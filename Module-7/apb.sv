==> flow/design.v <==
module events_to_apb (
  input   logic         clk,
  input   logic         reset,
  input   logic         event_a_i,
  input   logic         event_b_i,
  input   logic         event_c_i,
  output  logic         apb_psel_o,
  output  logic         apb_penable_o,
  output  logic [31:0]  apb_paddr_o,
  output  logic         apb_pwrite_o,
  output  logic [31:0]  apb_pwdata_o,
  input   logic         apb_pready_i
);
	typedef enum logic[1:0] {ST_IDLE, ST_SETUP, ST_ACCESS} apb_state_t;
  typedef enum logic[31:0] {
    EVENT_A_ADDR = 32'hABBA_0000,
    EVENT_B_ADDR = 32'hBAFF_0000,
    EVENT_C_ADDR = 32'hCAFE_0000} apb_addr_t;
  logic       apb_psel;
  logic       apb_penable;
  logic[31:0] apb_paddr;
  logic       apb_pwrite;
  logic       apb_pwdata_en;
  logic[31:0] apb_pwdata;
  logic[31:0] apb_pwdata_q;
  logic[31:0] paddr_q;
  logic[31:0] nxt_paddr;
  apb_state_t state_q;
  apb_state_t nxt_state;
  logic       apb_state_idle;
  logic       apb_state_setup;
  logic       apb_state_access;
  logic       event_seen;
  logic [3:0] event_a_count_q;
  logic [3:0] nxt_event_a_count;
  logic [3:0] event_b_count_q;
  logic [3:0] nxt_event_b_count;
  logic [3:0] event_c_count_q;
  logic [3:0] nxt_event_c_count;
  logic       event_a_sel;
  logic       event_b_sel;
  logic       event_c_sel;
  assign event_seen = |{event_a_i, event_b_i, event_c_i,
                        event_a_count_q, event_b_count_q, event_c_count_q};
  always_ff @(posedge clk or posedge reset)
    if (reset)
      state_q <= ST_IDLE;
    else
      state_q <= nxt_state;
  always_comb begin
    nxt_paddr = paddr_q;
    case (state_q)
      ST_IDLE: begin
        if (event_seen) begin
          nxt_state = ST_SETUP;
          nxt_paddr = (event_a_i | (|event_a_count_q)) ? EVENT_A_ADDR :
                      (event_b_i | (|event_b_count_q)) ? EVENT_B_ADDR :
                                                         EVENT_C_ADDR;
        end else begin
          nxt_state = ST_IDLE;
        end
      end
      ST_SETUP: begin
        nxt_state = ST_ACCESS;
      end
      ST_ACCESS: begin
        if (apb_pready_i)
          nxt_state = ST_IDLE;
        else
          nxt_state = ST_ACCESS;
      end
      default: nxt_state = ST_IDLE;
    endcase
  end
  assign apb_state_idle   = (state_q == ST_IDLE);
  assign apb_state_setup  = (state_q == ST_SETUP);
  assign apb_state_access = (state_q == ST_ACCESS);
  assign apb_psel    = apb_state_setup | apb_state_access;
  assign apb_penable = apb_state_access;
  assign apb_pwrite  = 1'b1;
  always_ff @(posedge clk or posedge reset)
    if (reset)
      paddr_q <= EVENT_A_ADDR;
    else
      paddr_q <= nxt_paddr;
  assign apb_paddr = paddr_q;
  assign event_a_sel = (nxt_paddr == EVENT_A_ADDR);
  assign event_b_sel = (nxt_paddr == EVENT_B_ADDR);
  assign event_c_sel = (nxt_paddr == EVENT_C_ADDR);
  always_ff @(posedge clk or posedge reset)
    if (reset) begin
      event_a_count_q <= 4'h0;
      event_b_count_q <= 4'h0;
      event_c_count_q <= 4'h0;
    end else begin
      event_a_count_q <= nxt_event_a_count;
      event_b_count_q <= nxt_event_b_count;
      event_c_count_q <= nxt_event_c_count;
    end
  assign nxt_event_a_count = event_a_sel & apb_state_setup ? {3'h0, event_a_i} : event_a_count_q + {3'h0, event_a_i};
  assign nxt_event_b_count = event_b_sel & apb_state_setup ? {3'h0, event_b_i} : event_b_count_q + {3'h0, event_b_i};
  assign nxt_event_c_count = event_c_sel & apb_state_setup ? {3'h0, event_c_i} : event_c_count_q + {3'h0, event_c_i};
  assign apb_pwdata = (event_a_sel) ? 32'(nxt_event_a_count) :
                      (event_b_sel) ? 32'(nxt_event_b_count) :
                      (event_c_sel) ? 32'(nxt_event_c_count) :
                                      32'h0;
  assign apb_pwdata_en = apb_state_idle & event_seen;
  always_ff @(posedge clk or posedge reset)
    if (reset)
      apb_pwdata_q <= 32'h0;
    else if (apb_pwdata_en)
      apb_pwdata_q <= apb_pwdata;
  assign apb_psel_o     = apb_psel;
  assign apb_penable_o  = apb_penable;
  assign apb_paddr_o    = apb_paddr;
  assign apb_pwrite_o   = apb_pwrite;
  assign apb_pwdata_o   = apb_pwdata_q;
endmodule
[Reports on events_to_apb]
The steps from the RTL of events_to_apb to its reports follow in flow order.
Line numbers count from 1 in the design file above.
Cell names lack the library's common part.
Not given: -
Set-up
  top module: events_to_apb
  clock input: clk
  standard-cell library: sky130hd
  corner: tt_025C_1v80

[Word-level counts]
Source: Yosys, flattened and elaborated, memories not mapped. Widths are those after wreduce; folded enables and synchronous resets count as part of the registers. Registers that Yosys merges into a memory's read port (data or address) are not register bits. Print and check cells do not count. Equal cells are merged and count once.
Storage and ports
  register bits after elaboration: 78
  bits in latches: 0
  memory bits (writable): 0
  ROM bits: 0
  word width x clocked read ports: 0
  memory cells: 0
  bits of input ports: 6
  output and inout bits: 67
  word-level cells: 38
Operators by class
  add/subtract/negate cells: 3
  multipliers: 0
  div/mod/pow operators: 0
  $lt $le $gt $ge: 0
  eq/ne operators: 5
  shift-type cells: 0
  multiplexer cells: 13
  bitwise operators: 7
  reduce/logical cells: 4
Operators with widths (count)
  32-bit equality test (second input constant): 3
  32-bit two-way mux: 2
  31-bit two-way mux: 2
  4-bit two-way mux: 6
  15-bit OR reduction: 1
  4-bit by 1-bit adder with 4-bit output: 3
  4-bit OR reduction: 2
  2-bit parallel mux with 3-bit select: 1
  1-bit bitwise AND: 4
  1-bit bitwise OR: 3
  2-bit by 1-bit equality test with 1-bit output (second input constant): 1
  2-bit equality test (second input constant): 1
  2-bit logical NOT: 1
  2-bit two-way mux: 1
  1-bit two-way mux: 1

[Depth]
Yosys ltp: most cells in a row. Word level: on the elaborated netlist, between registers, memories and ports. Mapped: between sequential cells and ports; inverters and the memories' decode and read muxes count.
Logic depth
  depth after elaboration: 12
  ABC_AREA: 0
  depth in mapped cells: 8
  gate-level depth less buffers: 8

[Synthesis result]
Source: synth_stat.txt of the flow (Yosys; design flattened, memories mapped). It holds for the ABC_AREA given above (unset counts as 0); a run with the other value may have another netlist.
Synthesis totals
  cells in the netlist: 221
  cell area after synthesis: 2488.6 um^2
  area of sequential cells: 1290.0 um^2
  flip-flop cells: 51
  buffer cells: 33
Cell types
  dfrtp_1: count 40, area in all 1000.96 um^2
  dfstp_2: count 11, area in all 289.027 um^2
  buf_4: count 29, area in all 217.709 um^2
  nor2b_1: count 14, area in all 87.584 um^2
  ha_1: count 6, area in all 75.072 um^2
  or2_2: count 10, area in all 62.56 um^2
  nor2_1: count 15, area in all 56.304 um^2
  mux2_4: count 3, area in all 45.043 um^2
  a21o_1: count 5, area in all 37.536 um^2
  and2b_1: count 5, area in all 37.536 um^2
  nand2_1: count 10, area in all 37.536 um^2
  inv_1: count 7, area in all 26.275 um^2
  xnor2_1: count 3, area in all 26.275 um^2
  xor2_1: count 3, area in all 26.275 um^2
  or4_1: count 3, area in all 22.522 um^2
  or4_4: count 2, area in all 22.522 um^2
  o31ai_4: count 1, area in all 21.27 um^2
  a21oi_1: count 4, area in all 20.019 um^2
Not listed: further types 30, cells in them 50.

[Timing after synthesis]
Source: OpenSTA report_checks on the synthesized netlist (no wires, ideal clock, input and output delay 20% of the period each), path of least setup slack; recovery checks are left aside. Register names are those of the netlist, which keeps one name where synthesis merged equal registers.
Timing after synthesis
  kind: flip-flop to flip-flop
  start: register event_b_count_q[1]
  end: register event_c_count_q[0]
  period: 2.36 ns
  setup time: 0.125 ns
  time at the first pin: 0.000 ns
  arrival: 2.096 ns
  required time: 2.235 ns
  slack: 0.139 ns
  delay of the path: 2.221 ns
  stages on the path: 9
  path buffers: 0
  synthesis period reached: 2.221 ns
"delay of the path" is the arrival time less input delay plus setup time.
"stages on the path": output pins that drive a net of the path, with the launching flip-flop's if there is one; two outputs of one cell count as two.
"synthesis period reached" = period - worst setup slack (recovery checks aside). The figure is calculated, with input and output delays left at 20% of the set period.
The rows between start and end are the longest chain of elaborated cells between them; the timing report does not say that the signal goes this way. Where chains are equally long, one stands for them.
Each line given opens the expression or statement behind the cell; cells for indexed reads and writes are added by Yosys, which also makes memories of some case tables.
On the way, after synthesis
  cell sequence: dfrtp_1 -> or4_4 -> nor2_8 -> nand2_4 -> o31ai_4 -> inv_2 -> o21ai_4 -> a211oi_2 -> mux2_4
  length of the longest elaborated chain: 9
  elaborated cells on any way between the ends: 10
  source lines of those cells: 7
  classes of those cells: 1 x eq/ne; 5 x mux; 2 x logic; 2 x reduce/logical
Ends and longest elaborated chain, after synthesis
  from (decl): RTL line 36  | logic [3:0] event_b_count_q;
  from (assign): RTL line 93  | event_b_count_q <= 4'h0;
  from (assign): RTL line 97  | event_b_count_q <= nxt_event_b_count;
  4-bit OR reduction: RTL line 57  | (event_b_i | (|event_b_count_q)) ? EVENT_B_ADDR :
  1-bit bitwise OR: RTL line 57
  31-bit two-way mux: RTL line 57
  31-bit two-way mux: RTL line 56  | nxt_paddr = (event_a_i | (|event_a_count_q)) ? EVENT_A_ADDR :
  32-bit two-way mux: RTL line 54  | if (event_seen) begin
  32-bit two-way mux: RTL line 52  | case (state_q)
  32-bit equality test: RTL line 89  | assign event_c_sel = (nxt_paddr == EVENT_C_ADDR);
  1-bit bitwise AND: RTL line 102  | assign nxt_event_c_count = event_c_sel & apb_state_setup ? {3'h0, event_c_i} : event_c_count_q + {3'h0, event_ ...
  4-bit two-way mux: RTL line 102
  to (assign): RTL line 94  | event_c_count_q <= 4'h0;
  to (assign): RTL line 98  | event_c_count_q <= nxt_event_c_count;
  to (decl): RTL line 38  | logic [3:0] event_c_count_q;

[Timing after layout]
From the final timing report of run 1: the path of least setup slack in the routed layout; clock arrival at registers is part of the times.
Timing after layout
  kind: input port to flip-flop
  start: input event_c_i
  end: register event_b_count_q[0]
  period: 3.64 ns
  input delay: 0.73 ns
  setup time: 0.11 ns
  time at the first pin: 0.73 ns
  arrival: 2.99 ns
  required time: 3.83 ns
  slack: 0.85 ns
  stages on the path: 7
  path buffers: 1
The rows between start and end are the longest chain of elaborated cells between them; the timing report does not say that the signal goes this way. Where chains are equally long, one stands for them.
On the way, after layout
  cell sequence: clkdlybuf4s50_1 -> or4_4 -> or2_2 -> o22ai_1 -> a21oi_1 -> nor3b_2 -> mux2_4
  length of the longest elaborated chain: 6
  elaborated cells on any way between the ends: 6
  source lines of those cells: 5
  classes of those cells: 1 x eq/ne; 3 x mux; 1 x logic; 1 x reduce/logical
Ends and longest elaborated chain, after layout
  from (decl): RTL line 6  | input   logic         event_c_i,
  15-bit OR reduction: RTL line 43  | assign event_seen = |{event_a_i, event_b_i, event_c_i,
  32-bit two-way mux: RTL line 54  | if (event_seen) begin
  32-bit two-way mux: RTL line 52  | case (state_q)
  32-bit equality test: RTL line 88  | assign event_b_sel = (nxt_paddr == EVENT_B_ADDR);
  1-bit bitwise AND: RTL line 101  | assign nxt_event_b_count = event_b_sel & apb_state_setup ? {3'h0, event_b_i} : event_b_count_q + {3'h0, event_ ...
  4-bit two-way mux: RTL line 101
  to (assign): RTL line 93  | event_b_count_q <= 4'h0;
  to (assign): RTL line 97  | event_b_count_q <= nxt_event_b_count;
  to (decl): RTL line 36  | logic [3:0] event_b_count_q;

Below are 2 stored runs of the flow (Yosys, OpenROAD; platform sky130hd) on events_to_apb, each with its settings and what was measured, unordered. Constraints: input delay and output delay 20% of the set period each, output load 0.01 pF.
"achieved clock period (ns)" means the clock period less the worst setup slack. The figure is calculated, with input and output delays left at 20% of the set period.
"worst setup path time (ns)" is the time allowed to the run's worst setup path (the clock period less input and output delay, where it has them) less its slack. Clock arrival times count: a late capture clock shortens it, a late launch clock lengthens it.
"finish__power__total" rests on the timing tool's default activity at the inputs, not on a simulated workload.

settings of run 1
{
  "period_ns": 3.64,
  "CAP_MARGIN": 20,
  "CORE_MARGIN": 2,
  "CORE_UTILIZATION": 40,
  "SLEW_MARGIN": 20
}
report of run 1
yosys chip area after synthesis (um^2): 2488.6
finish__design__die__area: 6868.3
finish__design__instance__utilization: 0.4996
finish__timing__setup__ws: 0.848
finish__timing__setup__tns: 0.000
finish__power__total: 1.334e-03
achieved clock period (ns): 2.792
worst setup path time (ns): 2.06
worst setup path kind: input port to flip-flop

settings of run 2
{
  "period_ns": 2.77,
  "CORE_UTILIZATION": 35,
  "SETUP_SLACK_MARGIN": -0.07,
  "PLACE_DENSITY_LB_ADDON": 0.27,
  "CORE_ASPECT_RATIO": 0.53,
  "CORE_MARGIN": 5,
  "ABC_AREA": 0,
  "GPL_TIMING_DRIVEN": 1,
  "GPL_ROUTABILITY_DRIVEN": 0,
  "CTS_CLUSTER_DIAMETER": 372,
  "SLEW_MARGIN": 10,
  "MIN_ROUTING_LAYER": "met2",
  "MAX_ROUTING_LAYER": "met4",
  "CAP_MARGIN": 20
}
report of run 2
yosys chip area after synthesis (um^2): 2488.6
finish__design__die__area: 8982.6
finish__design__instance__utilization: 0.4620
finish__timing__setup__ws: 0.230
finish__timing__setup__tns: 0.000
finish__power__total: 2.085e-03
achieved clock period (ns): 2.540
worst setup path time (ns): 1.99
worst setup path kind: input port to flip-flop
