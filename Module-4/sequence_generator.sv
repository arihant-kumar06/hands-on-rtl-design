==> flow/design.v <==
module seq_generator (
  input   logic        clk,
  input   logic        reset,
  output  logic [31:0] seq_o
);
  logic[31:0] seq_t1;
  logic[31:0] seq_t2;
  logic[31:0] seq_t3;
  logic[31:0] seq_nxt;
  always_ff @(posedge clk or posedge reset)
    if(reset) begin 
      seq_t3 <= 32'h0;
      seq_t2 <= 32'h1;
      seq_t1 <= 32'h1;
    end else begin
      seq_t3 <= seq_t2;
      seq_t2 <= seq_t1;
      seq_t1 <= seq_nxt;
    end
  assign seq_nxt[31:0] = seq_t3[31:0] + seq_t2[31:0];
  assign seq_o[31:0] = seq_t3[31:0];
endmodule
From RTL to reports: seq_generator
What the tools print for seq_generator, step after step.
Lines are those of the file above, counted from 1.
{ "setup": {"top_module": "seq_generator", "clock": "clk", "library": "sky130hd", "lib_corner": "tt_025C_1v80"} }

Elaborated design
Yosys after proc, flatten, opt, wreduce and memory -nomap, before mapping. Enables and synchronous resets that opt folds into registers are not counted as muxes. Memory bits, and registers merged into a memory's read port (data or address), are not among the register bits. Print and check cells are not counted. Equal cells are merged and count once.
{ "word_totals": {"ff_bits": 96, "latchBits": 0, "ram_bits": 0, "rom_bits": 0, "clocked_rd_ports_x_width": 0, "mem_count": 0, "input_bits": 2, "output_inout_bits": 32, "elab_cells": 4} }
{ "classes": {"n_addsub": 1, "multipliers": 0, "n_div": 0, "n_cmp": 0, "equal": 0, "shift": 0, "muxes": 0, "logic": 0, "reduce_logical": 0} }
{ "ops": {"columns": ["operator", "n"], "rows": [
  ["adder 32 bit", 1]
]} }

Depth
Yosys ltp: most cells in a row. Word level: on the elaborated netlist, between registers, memories and ports. Mapped: between sequential cells and ports; inverters and the memories' decode and read muxes count.
{ "depth": {"word_depth": 1, "abc_area": 0, "ltp_mapped": 8} }

After synthesis
Source: synth_stat.txt of the flow (Yosys; design flattened, memories mapped). It holds for the ABC_AREA given above (unset counts as 0); a run with the other value may have another netlist.
The area totals of this step are shown rounded.
{ "synth_totals": {"mapped_cells": 372, "area_um2": 4450, "sequential_area_um2": 2400, "ffs": 96} }
{ "by_type": {"columns": ["cell_type", "n"], "rows": [
  ["sky130_fd_sc_hd__dfrtp_1", 94],
  ["sky130_fd_sc_hd__ha_1", 31],
  ["sky130_fd_sc_hd__a21oi_1", 28],
  ["sky130_fd_sc_hd__xnor2_1", 13],
  ["sky130_fd_sc_hd__a21o_1", 14],
  ["sky130_fd_sc_hd__xor2_1", 10],
  ["sky130_fd_sc_hd__nand2_1", 20],
  ["sky130_fd_sc_hd__nor2_1", 20],
  ["sky130_fd_sc_hd__o21ai_0", 11],
  ["sky130_fd_sc_hd__dfstp_2", 2],
  ["sky130_fd_sc_hd__a211oi_1", 6],
  ["sky130_fd_sc_hd__inv_1", 12],
  ["sky130_fd_sc_hd__and4_1", 5],
  ["sky130_fd_sc_hd__mux2i_1", 4],
  ["sky130_fd_sc_hd__nand3_1", 8],
  ["sky130_fd_sc_hd__o211ai_1", 5],
  ["sky130_fd_sc_hd__bufbuf_16", 1],
  ["sky130_fd_sc_hd__nand4_1", 5]
]} }
Other cell types: 50; their cells: 83.

Worst setup path after synthesis
Source: OpenSTA report_checks on the synthesized netlist (no wires, ideal clock, input and output delay 20% of the period each), path of least setup slack; recovery checks are left aside. Register names are those of the netlist, which keeps one name where synthesis merged equal registers.
{ "synth_path": {"path_kind": "reg2reg", "from": "register seq_t3[0]", "to": "register seq_t1[26]", "tclk_ns": 2.82, "setup_time_ns": 0.069, "launch_ns": 0.000, "t_arrival_ns": 2.413, "required_ns": 2.751, "setup_slack_ns": 0.338, "path_delay_ns": 2.482, "stages": 9, "path_buffers": 0, "synth_period_reached_ns": 2.482} }
"path_delay_ns" = arrival - input delay + setup time.
"stages": output pins that drive a net of the path, with the launching flip-flop's if there is one; two outputs of one cell count as two.
"synth_period_reached_ns" is the clock period less the worst setup slack; recovery checks do not enter. This is arithmetic on one report: input and output delays are still those of the set period (20% each).
The rows between start and end are the longest chain of elaborated cells between them; the timing report does not say that the signal goes this way. Where chains are equally long, one stands for them.
A line is the first line of the expression or statement that the cell stems from. Yosys adds cells for indexed reads and writes and turns some case tables into memories.
{ "synth_between": {"path_cell_list": "sky130_fd_sc_hd__dfrtp_1 > sky130_fd_sc_hd__ha_1 > sky130_fd_sc_hd__fa_1 > sky130_fd_sc_hd__a21o_1 > sky130_fd_sc_hd__a311oi_1 > sky130_fd_sc_hd__or4_4 > sky130_fd_sc_hd__a2111oi_4 > sky130_fd_sc_hd__or4_1 > sky130_fd_sc_hd__nand3_1", "elab_chain_len": 1, "cone_cells": 1, "classes_between": "add/sub (1)"} }
{ "synth_lines": {"columns": ["element", "line_no", "source"], "rows": [
  ["from (decl)", 8, "logic[31:0] seq_t3;"],
  ["from (assign)", 12, "seq_t3 <= 32'h0;"],
  ["from (assign)", 16, "seq_t3 <= seq_t2;"],
  ["adder 32 bit", 20, "assign seq_nxt[31:0] = seq_t3[31:0] + seq_t2[31:0];"],
  ["to (assign)", 14, "seq_t1 <= 32'h1;"],
  ["to (assign)", 18, "seq_t1 <= seq_nxt;"],
  ["to (decl)", 6, "logic[31:0] seq_t1;"]
]} }

Path in the finished layout
Path of least setup slack in the final report of entry A (OpenROAD, finished layout, wires in). Where an end is a register, its clock arrival counts in the times.
{ "layout_path": {"path_kind": "reg2reg", "from": "register seq_t2[0]", "to": "register seq_t1[30]", "tclk_ns": 1.85, "setup_time_ns": 0.12, "launch_ns": 0.35, "t_arrival_ns": 2.74, "required_ns": 2.07, "setup_slack_ns": -0.67, "stages": 9, "path_buffers": 0} }
The rows between start and end are the longest chain of elaborated cells between them; the timing report does not say that the signal goes this way. Where chains are equally long, one stands for them.
{ "layout_between": {"path_cell_list": "sky130_fd_sc_hd__dfstp_2 > sky130_fd_sc_hd__ha_4 > sky130_fd_sc_hd__fa_2 > sky130_fd_sc_hd__a21o_1 > sky130_fd_sc_hd__a311oi_2 > sky130_fd_sc_hd__or4_4 > sky130_fd_sc_hd__a2111oi_4 > sky130_fd_sc_hd__or4_1 > sky130_fd_sc_hd__nand4_1", "elab_chain_len": 1, "cone_cells": 1, "classes_between": "add/sub (1)"} }
{ "layout_lines": {"columns": ["element", "line_no", "source"], "rows": [
  ["from (decl)", 7, "logic[31:0] seq_t2;"],
  ["from (assign)", 13, "seq_t2 <= 32'h1;"],
  ["from (assign)", 17, "seq_t2 <= seq_t1;"],
  ["adder 32 bit", 20, "assign seq_nxt[31:0] = seq_t3[31:0] + seq_t2[31:0];"],
  ["to (assign)", 14, "seq_t1 <= 32'h1;"],
  ["to (assign)", 18, "seq_t1 <= seq_nxt;"],
  ["to (decl)", 6, "logic[31:0] seq_t1;"]
]} }

FLOW RESULTS
============

Settings and measured results of 2 stored flow runs for module seq_generator (sky130hd), not sorted in any way. The constraints put input and output delay at 20% of the set period each and load the outputs with 0.01 pF.
"period_less_ws_ns" = clock period - worst setup slack. The figure is calculated, with input and output delays left at 20% of the set period.
"worst_path_allowed_less_slack_ns": the worst setup path's part of the clock period (all of it between registers, 20% less for each end at a port) less its slack. A launch clock that arrives late makes it longer, a capture clock that arrives late makes it shorter.
"totalPower_w" rests on the timing tool's default activity at the inputs, not on a simulated workload.
The results are shown rounded.
[
  {
    "run": "entry A",
    "settings": { "period_ns": 1.85, "CORE_UTILIZATION": 19, "PLACE_DENSITY": 0.86, "CORE_ASPECT_RATIO": 0.81, "CELL_PAD_IN_SITES_GLOBAL_PLACEMENT": 2, "CELL_PAD_IN_SITES_DETAIL_PLACEMENT": 1, "CTS_CLUSTER_SIZE": 92, "SLEW_MARGIN": 5, "MAX_ROUTING_LAYER": "met4", "CAP_MARGIN": 20, "CORE_MARGIN": 2 },
    "results": { "final_cell_area_um2": 6840, "worst_path_allowed_less_slack_ns": 2.52, "critical_path_type": "reg2reg", "fin_tns_ns": -10.1, "synthesis_area_um2": 4450, "layout_utilization_pct": 29.6, "timing.hold.ws_ns": 0.347, "period_less_ws_ns": 2.518, "worst_setup_slack_ns": -0.668, "totalPower_w": 0.00411, "final_die_area_um2": 24700 }
  },
  {
    "run": "entry B",
    "settings": { "period_ns": 2.51, "CORE_UTILIZATION": 38, "SETUP_SLACK_MARGIN": 0.21, "PLACE_DENSITY_LB_ADDON": 0.14, "CORE_ASPECT_RATIO": 1.53, "CORE_MARGIN": 5, "TNS_END_PERCENT": 5, "SLEW_MARGIN": 15, "MIN_ROUTING_LAYER": "met1", "CAP_MARGIN": 20 },
    "results": { "period_less_ws_ns": 2.515, "totalPower_w": 0.00299, "layout_utilization_pct": 47.7, "worst_path_allowed_less_slack_ns": 2.51, "critical_path_type": "reg2reg", "fin_tns_ns": -0.005, "worst_setup_slack_ns": -0.005, "final_cell_area_um2": 5560, "final_die_area_um2": 14000, "timing.hold.ws_ns": 0.349, "synthesis_area_um2": 4450 }
  }
]
