==> flow/design.v <==
module atomic_counters (
  input                   clk,
  input                   reset,
  input                   trig_i,
  input                   req_i,
  input                   atomic_i,
  output logic            ack_o,
  output logic[31:0]      count_o
);
  logic [63:0] count_q;
  logic [63:0] count;
  logic[31:0] count_msb;
  logic atomic_q;
  logic req_q;
  always_ff @(posedge clk or posedge reset)
    if(reset) begin
    	atomic_q <= 1'b0;
      req_q <= 1'b0;
    end else begin
      atomic_q <= atomic_i;
      req_q <= req_i;
    end
  always_ff @(posedge clk or posedge reset)
    if (reset)
      count_q[63:0] <= 64'h0;
    else
      count_q[63:0] <= count;
  assign count[63:0] = count_q[63:0] + {{63{1'b0}}, trig_i};
  always_ff @(posedge clk or posedge reset)
    if (reset)
      count_msb <= 32'h0;
  else if (atomic_q)
    count_msb <= count_q[63:32];
  assign ack_o = req_q;
  assign count_o[31:0] = req_q ? (atomic_q ? count_q[31:0] : count_msb[31:0]) : 32'h0;
endmodule
* Step by step through the tools: atomic_counters
Tool output for the design above, in the order of the flow.
Line numbers count from 1 in the design file above.
Operators: Yosys type, input widths -> output width; for muxes data width and select width s.
Cell names lack the library's common part.
Not given: n/a
- Top module :: atomic_counters
- Clock port :: clk
- Cell library :: sky130hd
- Library corner :: tt_025C_1v80

* Elaborated design
Counts by Yosys on the flattened word-level netlist (proc, flatten, opt, wreduce; memories kept). Register bits leave out memories and registers merged into their read ports (data or address); mux counts leave out enables and synchronous resets folded into registers. Print and check cells are left out. Cells with the same type and inputs are merged into one.
- $add $sub $neg :: 1
- Multiplexer cells :: 2
** Operators by type and width (count)
- $add 64x1->64 :: 1
- $mux 32 :: 2
- Flip-flop bits (word level) :: 98
- Input port bits :: 5
- Output and inout bits :: 33
- Word-level cells :: 7

* Logic depth
Depth = most cells in a row (Yosys ltp): at word level without a register or memory, in the mapped netlist without a sequential cell, where the memories' decode and read muxes count.
- Depth after elaboration :: 2
- ABC_AREA :: 1
- Depth in mapped cells :: 11
- Mapped depth without buffers :: 11

* Netlist
Source: synth_stat.txt of the flow (Yosys; design flattened, memories mapped). It holds for the ABC_AREA given above (unset counts as 0); a run with the other value may have another netlist.
- Mapped cells :: 700
- Chip area (Yosys) :: 5201.2 um^2
- Sequential area :: 2452.4 um^2
- Mapped flip-flops :: 98
- Buffers :: 13
** Cell types
- dfrtp_1 :: count 98, area in all 2.45E+03 um^2
- nand2_1 :: count 258, area in all 968.429 um^2
- nor2_1 :: count 113, area in all 424.157 um^2
- o21ai_0 :: count 42, area in all 210.202 um^2
- inv_1 :: count 47, area in all 176.419 um^2
- xnor2_1 :: count 19, area in all 166.41 um^2
- a21oi_1 :: count 32, area in all 160.154 um^2
- xor2_1 :: count 13, area in all 113.859 um^2
- nor2_4 :: count 7, area in all 78.826 um^2
- nand2_4 :: count 6, area in all 67.565 um^2
- nand3_1 :: count 13, area in all 65.062 um^2
- nand2_2 :: count 9, area in all 56.304 um^2
- nand4_1 :: count 8, area in all 50.048 um^2
- o21ai_1 :: count 10, area in all 50.048 um^2
- clkbuf_1 :: count 13, area in all 48.797 um^2
- nor2_8 :: count 2, area in all 40.038 um^2
- ha_1 :: count 2, area in all 25.024 um^2
- nor2_2 :: count 4, area in all 25.024 um^2
Not listed: further types 2, cells in them 4.

* Worst setup path after synthesis
Path of least setup slack by OpenSTA after synthesis, without wires, with an ideal clock, recovery checks aside; 20% of the period is set as input and as output delay. Where synthesis merged equal registers, the netlist keeps one of their names.
- Kind :: input to register
- Start :: input port trig_i
- End :: register count_q[48]
- Period :: 2.56 ns
- External input delay :: 0.512 ns
- Setup time :: 0.117 ns
- Time at the first pin :: 0.512 ns
- Data arrival time :: 1.642 ns
- Required time :: 2.443 ns
- Path slack :: 0.801 ns
- Delay of the path :: 1.247 ns
- Stages on the path :: 11
- Buffers on the path :: 0
- Synthesis period reached :: 1.759 ns
"delay of the path" is the arrival time less input delay plus setup time.
"stages on the path" counts driving pins, that of a launching flip-flop among them; a cell with two outputs on the path counts twice.
"synthesis period reached" is the clock period less the worst setup slack; recovery checks do not enter. This is arithmetic on one report: input and output delays are still those of the set period (20% each).
The rows between start and end are the longest chain of elaborated cells between them; the timing report does not say that the signal goes this way. Where chains are equally long, one stands for them.
A line is the first line of the expression or statement that the cell stems from. Yosys adds cells for indexed reads and writes and turns some case tables into memories.
- Path through :: ha_1 ha_1 nand2_1 nor2_4 nand2_4 nor2_8 nand2_4 inv_2 nand2_1 nand2_1 nand2_1
- Cells in the longest elaborated chain :: 1
- Elaborated cells between the ends (all ways) :: 1
- RTL lines with such cells :: 1
- Classes of those cells :: 1 x add/sub
** Ends and longest elaborated chain, post-synthesis
- start: declaration :: RTL line 4 : input                   trig_i,
- $add 64x1->64 :: RTL line 28 : assign count[63:0] = count_q[63:0] + {{63{1'b0}}, trig_i};
- end: assignment :: RTL line 25 : count_q[63:0] <= 64'h0;
- end: assignment :: RTL line 27 : count_q[63:0] <= count;
- end: declaration :: RTL line 10 : logic [63:0] count_q;

* Timing after layout
Path of least setup slack in the final report of run 1 (OpenROAD, finished layout, wires in). Where an end is a register, its clock arrival counts in the times.
- Kind :: register to output
- Start :: register atomic_q
- End :: output port count_o[10]
- Period :: 1.4 ns
- External output delay :: 0.28 ns
- Time at the first pin :: 0.36 ns
- Data arrival time :: 1.51 ns
- Required time :: 1.12 ns
- Path slack :: -0.39 ns
- Stages on the path :: 7
- Buffers on the path :: 3
The rows between start and end are the longest chain of elaborated cells between them; the timing report does not say that the signal goes this way. Where chains are equally long, one stands for them.
- Path through :: dfrtp_2 inv_4 buf_6 clkbuf_16 nand2_4 a21oi_2 buf_2
- Cells in the longest elaborated chain :: 2
- Elaborated cells between the ends (all ways) :: 2
- RTL lines with such cells :: 1
- Classes of those cells :: 2 x mux
** Ends and longest elaborated chain, after layout
- start: declaration :: RTL line 13 : logic atomic_q;
- start: assignment :: RTL line 17 : atomic_q <= 1'b0;
- start: assignment :: RTL line 20 : atomic_q <= atomic_i;
- $mux 32 x2 :: RTL line 35 : assign count_o[31:0] = req_q ? (atomic_q ? count_q[31:0] : count_msb[31:0]) : 32'h0;
- end: declaration :: RTL line 8 : output logic[31:0]      count_o

# Flow runs of atomic_counters

Record of 2 stored runs of the RTL-to-layout flow on atomic_counters, platform sky130hd. The runs are unordered. Constraints: input delay and output delay 20% of the set period each, output load 0.01 pF.
"period achieved": clock period set for the run, less the worst setup slack. It is reckoned from that one timing run; input and output delays stay at 20% of the period that was set.
"worst setup path time" = time allowed to the worst setup path (clock period - input delay - output delay, where it has them) - its slack; a late launch clock adds to it, a late capture clock takes from it.
By "overall power" is meant OpenSTA's value without simulated activity: inputs other than the clock are taken to toggle once in ten clock periods, and the tool carries that through the logic.

** Run 1
- Settings :: period_ns=1.4; CORE_UTILIZATION=15; SETUP_SLACK_MARGIN=0.05; PLACE_DENSITY=0.81; CORE_ASPECT_RATIO=0.67; ABC_AREA=1; CTS_CLUSTER_SIZE=12; CTS_CLUSTER_DIAMETER=389; CAP_MARGIN=20; CORE_MARGIN=2; SLEW_MARGIN=20
- Area of the synthesized netlist :: 5,201.2 um^2
- Utilization in the final report :: 24.0%
- Area of the standard cells in the finished layout :: 8,146.6 um^2
- Final setup TNS :: -24.252 ns
- Period achieved :: 1.793 ns
- Smallest setup slack :: -0.393 ns
- Worst setup path time :: 1.51 ns
- Worst setup path type :: register to output
- Worst-case hold slack :: 0.334 ns
- Overall power :: 6,572 uW
- Die size :: 36,210.4 um^2

** Run 2
- Settings :: period_ns=2.29; CORE_UTILIZATION=49; CAP_MARGIN=20; CORE_MARGIN=2; SLEW_MARGIN=20
- Final setup TNS :: 0.000 ns
- Die size :: 10,310.4 um^2
- Worst-case hold slack :: 0.345 ns
- Worst setup path time :: 1.69 ns
- Worst setup path type :: register to output
- Area of the synthesized netlist :: 4,662.0 um^2
- Utilization in the final report :: 61.6%
- Area of the standard cells in the finished layout :: 5,694.2 um^2
- Period achieved :: 2.144 ns
- Overall power :: 3,351 uW
- Smallest setup slack :: 0.146 ns
